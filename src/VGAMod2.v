==> flow/design.v <==
module VGAMod2 (
        input                   CLK, nRST, PixelClk,
        output                  LCD_DE, LCD_HSYNC, LCD_VSYNC,
        output          [4:0]   LCD_B,
        output          [5:0]   LCD_G,
        output          [4:0]   LCD_R
    );
    reg         [15:0]  HCount;
    reg         [15:0]  VCount;
    localparam  HBlanking = 16'd45;
    localparam  HActive   = 16'd480;
    localparam  HTotal    = HBlanking + HActive;
    localparam  VBlanking = 16'd16;
    localparam  VActive   = 16'd272;
    localparam  VTotal    = VBlanking + VActive;
    localparam      Width_bar   =   45;
    reg         [15:0]  BarCount;
	reg			[9:0]  Data_R;
	reg			[9:0]  Data_G;
	reg			[9:0]  Data_B;
    always @( posedge PixelClk or negedge nRST ) begin
        if (!nRST) begin
            HCount <=  16'b0;    
            VCount <=  16'b0;
			Data_R <= 9'b0;
			Data_G <= 9'b0;
			Data_B <= 9'b0;
            BarCount <=9'd5;
            end 
        else if( HCount == HTotal ) begin         
            HCount <= 16'b0;
            VCount <= VCount + 1'b1;
            end
        else if( VCount == VTotal ) begin
            VCount <= 16'b0;
            HCount <= 16'b0;
            end
        else
            HCount <= HCount + 1'b1;
    end
    assign  LCD_HSYNC = ( HCount <= HBlanking ) ? 1'b0 : 1'b1;
	assign  LCD_VSYNC = ( VCount <= VBlanking ) ? 1'b0 : 1'b1;
    assign  LCD_DE = ( LCD_HSYNC & LCD_VSYNC ) ? 1'b1 : 1'b0;
    assign  LCD_R = (HCount < 45 * 5) ? 5'b10000 :  5'b00000;
    assign  LCD_G = (HCount < 45 * 6) ? 6'b100000 : 6'b000000;
    assign  LCD_B = (HCount < 45 * 7) ? 5'b11000 :  5'b00000;
endmodule
Step by step through the tools: VGAMod2
What the tools print for VGAMod2, step after step.
Lines are those of the file above, counted from 1.
The mark n/a stands for no value.
- top module: VGAMod2
- clock: PixelClk
- cell library: sky130hd
- library corner: tt_025C_1v80

Word level
Source: Yosys, flattened and elaborated, memories not mapped. Widths are those after wreduce. Registers that Yosys merges into a memory's read port (data or address) are not register bits. Print and check cells do not count. Equal cells are merged and count once.
- noted multiply operators: 0
- shift-type cells: 0
- noted add/sub/neg operators: 2
- muxes and demuxes: 10
- noted magnitude comparators: 5
- noted bitwise logic cells: 1
- noted eq/ne operators: 2
- noted reduce/logical cells: 1
- divide/modulo/power cells: 0
- operator list (kind ; count):
    16-bit 2-to-1 mux ; 4
    16-bit by 1-bit adder with 16-bit output with constant B ; 2
    16-bit by 9-bit less-than comparator with 1-bit output with constant B ; 2
    16-bit by 10-bit == test with 1-bit output with constant B ; 1
    16-bit by 5-bit less-or-equal comparator with 1-bit output with constant B ; 1
    16-bit by 6-bit less-or-equal comparator with 1-bit output with constant B ; 1
    16-bit by 8-bit less-than comparator with 1-bit output with constant B ; 1
    16-bit by 9-bit == test with 1-bit output with constant B ; 1
    5-bit 2-to-1 mux ; 2
    6-bit 2-to-1 mux ; 1
    1-bit 2-to-1 mux ; 3
    2-bit nonzero test ; 1
    1-bit AND ; 1
- latch bits: 0
- ROM bits: 0
- register bits after elaboration: 32
- memories kept at 0
- input port bits: 3
- clocked read ports x word width: 0
- memory bits (writable) at 0

Longest topological paths
Depth = most cells in a row (Yosys ltp): at word level without a register or memory, in the mapped netlist without a sequential cell, where the memories' decode and read muxes count.
- depth after elaboration at 4
- ABC_AREA: 0
- noted gate-level depth with buffers: 7

Synthesis result
Yosys stat after the flow's synthesis: flattened, memories mapped to cells. It holds for the ABC_AREA given above (unset counts as 0); a run with the other value may have another netlist.
The area totals of this step are shown rounded.
- cell types (cell type ; count ; area in all (um2)):
    sky130_fd_sc_hd__dfrtp_1 ; 32 ; 800.768
    sky130_fd_sc_hd__xnor2_1 ; 24 ; 210.202
    sky130_fd_sc_hd__buf_4 ; 14 ; 105.101
    sky130_fd_sc_hd__nor2_1 ; 20 ; 75.072
    sky130_fd_sc_hd__ha_1 ; 5 ; 62.56
    sky130_fd_sc_hd__nand4_1 ; 10 ; 62.56
    sky130_fd_sc_hd__nand3_1 ; 12 ; 60.058
    sky130_fd_sc_hd__nand2_1 ; 14 ; 52.55
    sky130_fd_sc_hd__nor4_1 ; 7 ; 43.792
    sky130_fd_sc_hd__nor3_1 ; 8 ; 40.038
    sky130_fd_sc_hd__inv_1 ; 9 ; 33.782
    sky130_fd_sc_hd__and3_1 ; 5 ; 31.28
    sky130_fd_sc_hd__buf_2 ; 6 ; 30.029
    sky130_fd_sc_hd__a21oi_1 ; 5 ; 25.024
    sky130_fd_sc_hd__o21ai_0 ; 5 ; 25.024
    sky130_fd_sc_hd__or3_4 ; 2 ; 22.522
    sky130_fd_sc_hd__a31o_1 ; 2 ; 17.517
    sky130_fd_sc_hd__and4_1 ; 2 ; 17.517
Other cell types: 19; their cells: 21.
- mapped area at 1894 um2
- noted area of sequential cells: 800.8 um2
- standard cells after synthesis at 203
- noted flip-flops: 32
- noted buffers: 20

Path before layout
OpenSTA on the mapped netlist: ideal clock, no wires. The path of least setup slack (recovery checks aside). Input and output delay are each 20% of the period. Register names are those of the netlist, which keeps one name where synthesis merged equal registers.
- kind: flip-flop to output port
- from: register VCount[0]
- to: output port LCD_DE
- stages at 6
- setup slack: -0.059 ns
- noted external output delay: 0.384 ns
- path buffers at 0
- noted data required time: 1.536 ns
- path delay: 1.595 ns
- arrival at 1.595 ns
- clock period: 1.92 ns
- noted period reached after synthesis: 1.979 ns
"path delay" is the arrival time less input delay plus setup time.
A path that ends at an output port has no setup time.
"stages": output pins that drive a net of the path, with the launching flip-flop's if there is one; two outputs of one cell count as two.
"period reached after synthesis" is the clock period less the worst setup slack; recovery checks do not enter. This is arithmetic on one report: input and output delays are still those of the set period (20% each).
Between the ends stands the longest chain of elaborated cells between them, by number of cells; it is not shown to be the way that was timed. Of several equally long chains one is given.
Each line given opens the expression or statement behind the cell; cells for indexed reads and writes are added by Yosys, which also makes memories of some case tables.
A register here has more assigning lines than the two given.
- cell sequence: sky130_fd_sc_hd__dfrtp_1 sky130_fd_sc_hd__inv_1 sky130_fd_sc_hd__ha_1 sky130_fd_sc_hd__or3b_1 sky130_fd_sc_hd__a2111o_1 sky130_fd_sc_hd__a21boi_0
- cells in the longest elaborated chain at 4
- elaborated cells between the ends (all ways): 4
- noted source lines of those cells: 2
- classes of those cells: 1 x compare; 2 x mux; 1 x logic
- RTL lines, path post-synthesis (element ; RTL line ; source):
    start, declared ; 9 ; reg         [15:0]  VCount;
    start, assigned ; 24 ; VCount <=  16'b0;
    start, assigned ; 32 ; VCount <= VCount + 1'b1;
    16-bit by 5-bit less-or-equal comparator with 1-bit output ; 42 ; assign LCD_VSYNC = ( VCount <= VBlanking ) ? 1'b0 : 1'b1;
    1-bit 2-to-1 mux ; 42 ;
    1-bit AND ; 43 ; assign  LCD_DE = ( LCD_HSYNC & LCD_VSYNC ) ? 1'b1 : 1'b0;
    1-bit 2-to-1 mux ; 43 ;
    end, declared ; 3 ; output                  LCD_DE, LCD_HSYNC, LCD_VSYNC,
Some nets on the timed path still bear RTL names; the line given drives or declares the net.
- nets with RTL names, path post-synthesis (signal ; RTL line):
    LCD_VSYNC ; 42

Timing after layout
Path of least setup slack in the final report of entry A (OpenROAD, finished layout, wires in). Where an end is a register, its clock arrival counts in the times.
- kind: flip-flop to output port
- from: register VCount[0]
- to: output port LCD_DE
- noted data required time: 1.82 ns
- noted external output delay: 0.46 ns
- setup slack: -0.10 ns
- clock period: 2.28 ns
- path buffers at 1
- stages at 7
- arrival at 1.92 ns
Between the ends stands the longest chain of elaborated cells between them, by number of cells; it is not shown to be the way that was timed. Of several equally long chains one is given.
A register here has more assigning lines than the two given.
- cell sequence: sky130_fd_sc_hd__dfrtp_1 sky130_fd_sc_hd__inv_1 sky130_fd_sc_hd__ha_1 sky130_fd_sc_hd__or3b_4 sky130_fd_sc_hd__a2111o_1 sky130_fd_sc_hd__a21boi_4 sky130_fd_sc_hd__buf_2
- cells in the longest elaborated chain at 4
- elaborated cells between the ends (all ways): 4
- noted source lines of those cells: 2
- classes of those cells: 1 x compare; 2 x mux; 1 x logic
- RTL lines, path post-layout (element ; RTL line ; source):
    start, declared ; 9 ; reg         [15:0]  VCount;
    start, assigned ; 24 ; VCount <=  16'b0;
    start, assigned ; 32 ; VCount <= VCount + 1'b1;
    16-bit by 5-bit less-or-equal comparator with 1-bit output ; 42 ; assign LCD_VSYNC = ( VCount <= VBlanking ) ? 1'b0 : 1'b1;
    1-bit 2-to-1 mux ; 42 ;
    1-bit AND ; 43 ; assign  LCD_DE = ( LCD_HSYNC & LCD_VSYNC ) ? 1'b1 : 1'b0;
    1-bit 2-to-1 mux ; 43 ;
    end, declared ; 3 ; output                  LCD_DE, LCD_HSYNC, LCD_VSYNC,

Wiki page: VGAMod2 / flow data

Design VGAMod2 on sky130hd. What follows are 2 stored runs of the flow, each under its own settings; their order means nothing. The constraints put input and output delay at 20% of the set period each and load the outputs with 0.01 pF.
By "power consumption" is meant OpenSTA's value without simulated activity: inputs other than the clock are taken to toggle once in ten clock periods, and the tool carries that through the logic.
Results are given in rounded form.

Entry A
Settings were period_ns = 2.28; CORE_UTILIZATION = 29; SETUP_SLACK_MARGIN = 0.31; PLACE_DENSITY = 0.43; CORE_ASPECT_RATIO = 1.08; CELL_PAD_IN_SITES_DETAIL_PLACEMENT = 1; ABC_AREA = 0; CTS_CLUSTER_DIAMETER = 134; SLEW_MARGIN = 35; MIN_ROUTING_LAYER = met2; MAX_ROUTING_LAYER = met4; CAP_MARGIN = 20; CORE_MARGIN = 2
- noted the standard-cell area after layout: 2482 um2
- chip area in the Yosys report: 1894 um2
- noted the overall die area: 7195 um2
- smallest setup slack at -0.098 ns
- power consumption at 1023 uW
- setup total negative slack: -0.167 ns
- noted the utilization after routing: 39.4 %

Entry B
Settings were period_ns = 2.64; CORE_UTILIZATION = 35; PLACE_DENSITY_LB_ADDON = 0.25; HOLD_SLACK_MARGIN = 0.23; CORE_ASPECT_RATIO = 0.85; TNS_END_PERCENT = 40; GPL_TIMING_DRIVEN = 0; CTS_CLUSTER_DIAMETER = 287; CAP_MARGIN = 0; MAX_ROUTING_LAYER = met5; CORE_MARGIN = 2; SLEW_MARGIN = 20
- noted the overall die area: 6019 um2
- chip area in the Yosys report: 1894 um2
- noted the standard-cell area after layout: 2308 um2
- setup total negative slack: 0.000 ns
- smallest setup slack at 0.059 ns
- noted the utilization after routing: 44.7 %
- power consumption at 1005 uW
