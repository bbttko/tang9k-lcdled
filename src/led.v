==> flow/design.v <==
module led (
    input sys_clk,           
    input sys_rst_n,         
    output reg [5:0] led     
);
reg [23:0] counter;
always @(posedge sys_clk or negedge sys_rst_n) begin
    if (!sys_rst_n)
        counter <= 24'd0;
    else if (counter < 24'd400_0000)        
        counter <= counter + 1;
    else
        counter <= 24'd0;
end
always @(posedge sys_clk or negedge sys_rst_n) begin
    if (!sys_rst_n)
        led <= 6'b111110;
    else if (counter == 24'd400_0000)        
        led[5:0] <= {led[4:0],led[5]};
    else
        led <= led;
end
endmodule
# Tool chain data of led
# Tool output for the design above, in the order of the flow.
# Lines are those of the file above, counted from 1.
# Operators carry their Yosys type and port widths (W data, S select, Z words).
# The mark -- stands for no value.
[design] top="led" clock="sys_clk" cell_library="sky130hd" lib_corner="tt_025C_1v80"

# Word level
# Source: Yosys, flattened and elaborated, memories not mapped. Widths are those after wreduce; folded enables and synchronous resets count as part of the registers. Registers that Yosys merges into a memory's read port (data or address) are not register bits. Print and check cells do not count. Equal cells are merged and count once.
[bits] regBits=30 output_inout_bits=6 elab_cells=6
[op_classes] n_addsub=1 n_cmp=1 equal=1 n_mux=1
[op_table] operator="$add A24 B1 Y24 const B" count=1
[op_table] operator="$lt A24 B22 Y1 const B" count=1
[op_table] operator="$eq A24 B22 Y1 const B" count=1
[op_table] operator="$mux W24" count=1

# Depth
# Longest topological path by Yosys (ltp), each cell counted once; first at word level (registers and memories cut), then after technology mapping (sequential cells cut; the memories' decode and read muxes count).
[depth] word_depth=2 abc_area=0 ltp_mapped=6 depth_no_buf=6

# Synthesis result
# The flow's flattened synthesis, as Yosys stat reports it; memories are mapped. The netlist is that of the ABC_AREA named above (0 if unset); the other value can give another one.
[types] cell="sky130_fd_sc_hd__dfrtp_1" count=25 area_total_um2=625.6
[types] cell="sky130_fd_sc_hd__dfstp_2" count=5 area_total_um2=131.376
[types] cell="sky130_fd_sc_hd__xnor2_1" count=10 area_total_um2=87.584
[types] cell="sky130_fd_sc_hd__nor2_1" count=20 area_total_um2=75.072
[types] cell="sky130_fd_sc_hd__mux2_2" count=6 area_total_um2=67.565
[types] cell="sky130_fd_sc_hd__or3_1" count=8 area_total_um2=50.048
[types] cell="sky130_fd_sc_hd__nand3_1" count=9 area_total_um2=45.043
[types] cell="sky130_fd_sc_hd__nand4_1" count=7 area_total_um2=43.792
[types] cell="sky130_fd_sc_hd__a21oi_1" count=8 area_total_um2=40.038
[types] cell="sky130_fd_sc_hd__o21ai_0" count=8 area_total_um2=40.038
[types] cell="sky130_fd_sc_hd__inv_1" count=8 area_total_um2=30.029
[types] cell="sky130_fd_sc_hd__ha_1" count=2 area_total_um2=25.024
[types] cell="sky130_fd_sc_hd__or4_4" count=2 area_total_um2=22.522
[types] cell="sky130_fd_sc_hd__nor4_4" count=1 area_total_um2=21.27
[types] cell="sky130_fd_sc_hd__nor3_1" count=4 area_total_um2=20.019
[types] cell="sky130_fd_sc_hd__nor4_1" count=3 area_total_um2=18.768
[types] cell="sky130_fd_sc_hd__and4bb_2" count=1 area_total_um2=12.512
[types] cell="sky130_fd_sc_hd__nand4_2" count=1 area_total_um2=12.512
# Not listed: further types 12, cells in them 16.
[mapped] mapped_cells=144 mapped_area_um2=1463.9 seqArea_um2=757.0 ffs=30 n_buf=4

# Timing after synthesis
# Path of least setup slack by OpenSTA after synthesis, without wires, with an ideal clock, recovery checks aside; 20% of the period is set as input and as output delay. Where synthesis merged equal registers, the netlist keeps one of their names.
[synth_timing] path_kind="register to register" start="reg counter[15]" end="reg led[0]" period_ps=2100 t_first_pin_ps=0 arrival_time_ps=1730 required_ps=1975 path_slack_ps=245 path_delay_ps=1855 path_stages=4 path_buffers=0 synth_period_reached_ps=1855
# "path_delay_ps" = arrival - input delay + setup time.
# "path_stages" counts driving pins, that of a launching flip-flop among them; a cell with two outputs on the path counts twice.
# "synth_period_reached_ps" = period - worst setup slack (recovery checks aside). The figure is calculated, with input and output delays left at 20% of the set period.
# Between the ends stands the longest chain of elaborated cells between them, by number of cells; it is not shown to be the way that was timed. Of several equally long chains one is given.
# A line is the first line of the expression or statement that the cell stems from. Yosys adds cells for indexed reads and writes and turns some case tables into memories.
# At most two assigning lines are given for a register; there are more.
[synth_between] cell_sequence="sky130_fd_sc_hd__dfrtp_1 -> sky130_fd_sc_hd__or4_4 -> sky130_fd_sc_hd__nor4_4 -> sky130_fd_sc_hd__mux2_2" elab_chain_len=1 cells_between=1 cone_lines=1
[synth_rtl] item="start: declaration" line=6 text="reg [23:0] counter;"
[synth_rtl] item="start: assignment" line=9 text="counter <= 24'd0;"
[synth_rtl] item="start: assignment" line=11 text="counter <= counter + 1;"
[synth_rtl] item="$eq A24 B22 Y1" line=18 text="else if (counter == 24'd400_0000)"
[synth_rtl] item="end: assignment" line=19 text="led[5:0] <= {led[4:0],led[5]};"
[synth_rtl] item="end: assignment" line=21 text="led <= led;"
[synth_rtl] item="end: declaration" line=4 text="output reg [5:0] led"

# Timing after layout
# From the final timing report of flow run 1: the path of least setup slack in the routed layout; clock arrival at registers is part of the times.
# The report prints the path's times to 10 ps; the period is as set.
[layout_timing] path_kind="register to register" start="reg counter[15]" end="reg led[0]" period_ps=2700 t_first_pin_ps=290 arrival_time_ps=2170 required_ps=2870 path_slack_ps=710 path_stages=4 path_buffers=0
# Between the ends stands the longest chain of elaborated cells between them, by number of cells; it is not shown to be the way that was timed. Of several equally long chains one is given.
# At most two assigning lines are given for a register; there are more.
[layout_between] cell_sequence="sky130_fd_sc_hd__dfrtp_1 -> sky130_fd_sc_hd__or4_4 -> sky130_fd_sc_hd__nor4_4 -> sky130_fd_sc_hd__mux2_2" elab_chain_len=1 cells_between=1 cone_lines=1
[layout_rtl] item="start: declaration" line=6 text="reg [23:0] counter;"
[layout_rtl] item="start: assignment" line=9 text="counter <= 24'd0;"
[layout_rtl] item="start: assignment" line=11 text="counter <= counter + 1;"
[layout_rtl] item="$eq A24 B22 Y1" line=18 text="else if (counter == 24'd400_0000)"
[layout_rtl] item="end: assignment" line=19 text="led[5:0] <= {led[4:0],led[5]};"
[layout_rtl] item="end: assignment" line=21 text="led <= led;"
[layout_rtl] item="end: declaration" line=4 text="output reg [5:0] led"

FLOW RESULTS
============

led through Yosys and OpenROAD on sky130hd: 2 stored runs, unordered, with their settings and measured results. The constraints put input and output delay at 20% of the set period each and load the outputs with 0.01 pF.
"achieved clock period" is the run's clock period less its worst setup slack. It is reckoned from that one timing run; input and output delays stay at 20% of the period that was set.
By "worst setup path time" is meant the share of the clock period that the worst setup path is allowed (20% is reserved at inputs, 20% at outputs), minus its slack. Clock arrival times at its registers enter into it.
"power" is the tool's figure for a default switching activity; nothing was simulated.
"worst setup path time" is known to 10 ps.
[flow run 1] settings: period_ns=2.7, CORE_UTILIZATION=17, SETUP_SLACK_MARGIN=-0.19, PLACE_DENSITY_LB_ADDON=0.26, CORE_ASPECT_RATIO=1.03, CORE_MARGIN=4, CELL_PAD_IN_SITES_DETAIL_PLACEMENT=0, ABC_AREA=0, GPL_TIMING_DRIVEN=1, CTS_CLUSTER_SIZE=38, MIN_ROUTING_LAYER=met2, MAX_ROUTING_LAYER=met4, CAP_MARGIN=20, SLEW_MARGIN=20
[flow run 1] result: chip area after synthesis (Yosys) 1463.9 um^2, die area 10160.3 um^2, standard-cell area of the final layout 1774.2 um^2, utilization 0.211, worst setup slack after layout 707 ps, total negative slack 0 ps, worst hold slack 548 ps, power 0.8796 mW, achieved clock period 1993 ps, worst setup path time 1990 ps, worst setup path kind register to register
[flow run 2] settings: period_ns=1.96, CORE_UTILIZATION=71, SETUP_SLACK_MARGIN=0.02, PLACE_DENSITY_LB_ADDON=0.01, CELL_PAD_IN_SITES_GLOBAL_PLACEMENT=2, TNS_END_PERCENT=100, GPL_ROUTABILITY_DRIVEN=0, CTS_CLUSTER_DIAMETER=114, CAP_MARGIN=15, SLEW_MARGIN=40, CORE_MARGIN=2
[flow run 2] result: did not finish, placement stopped with FLW-0024
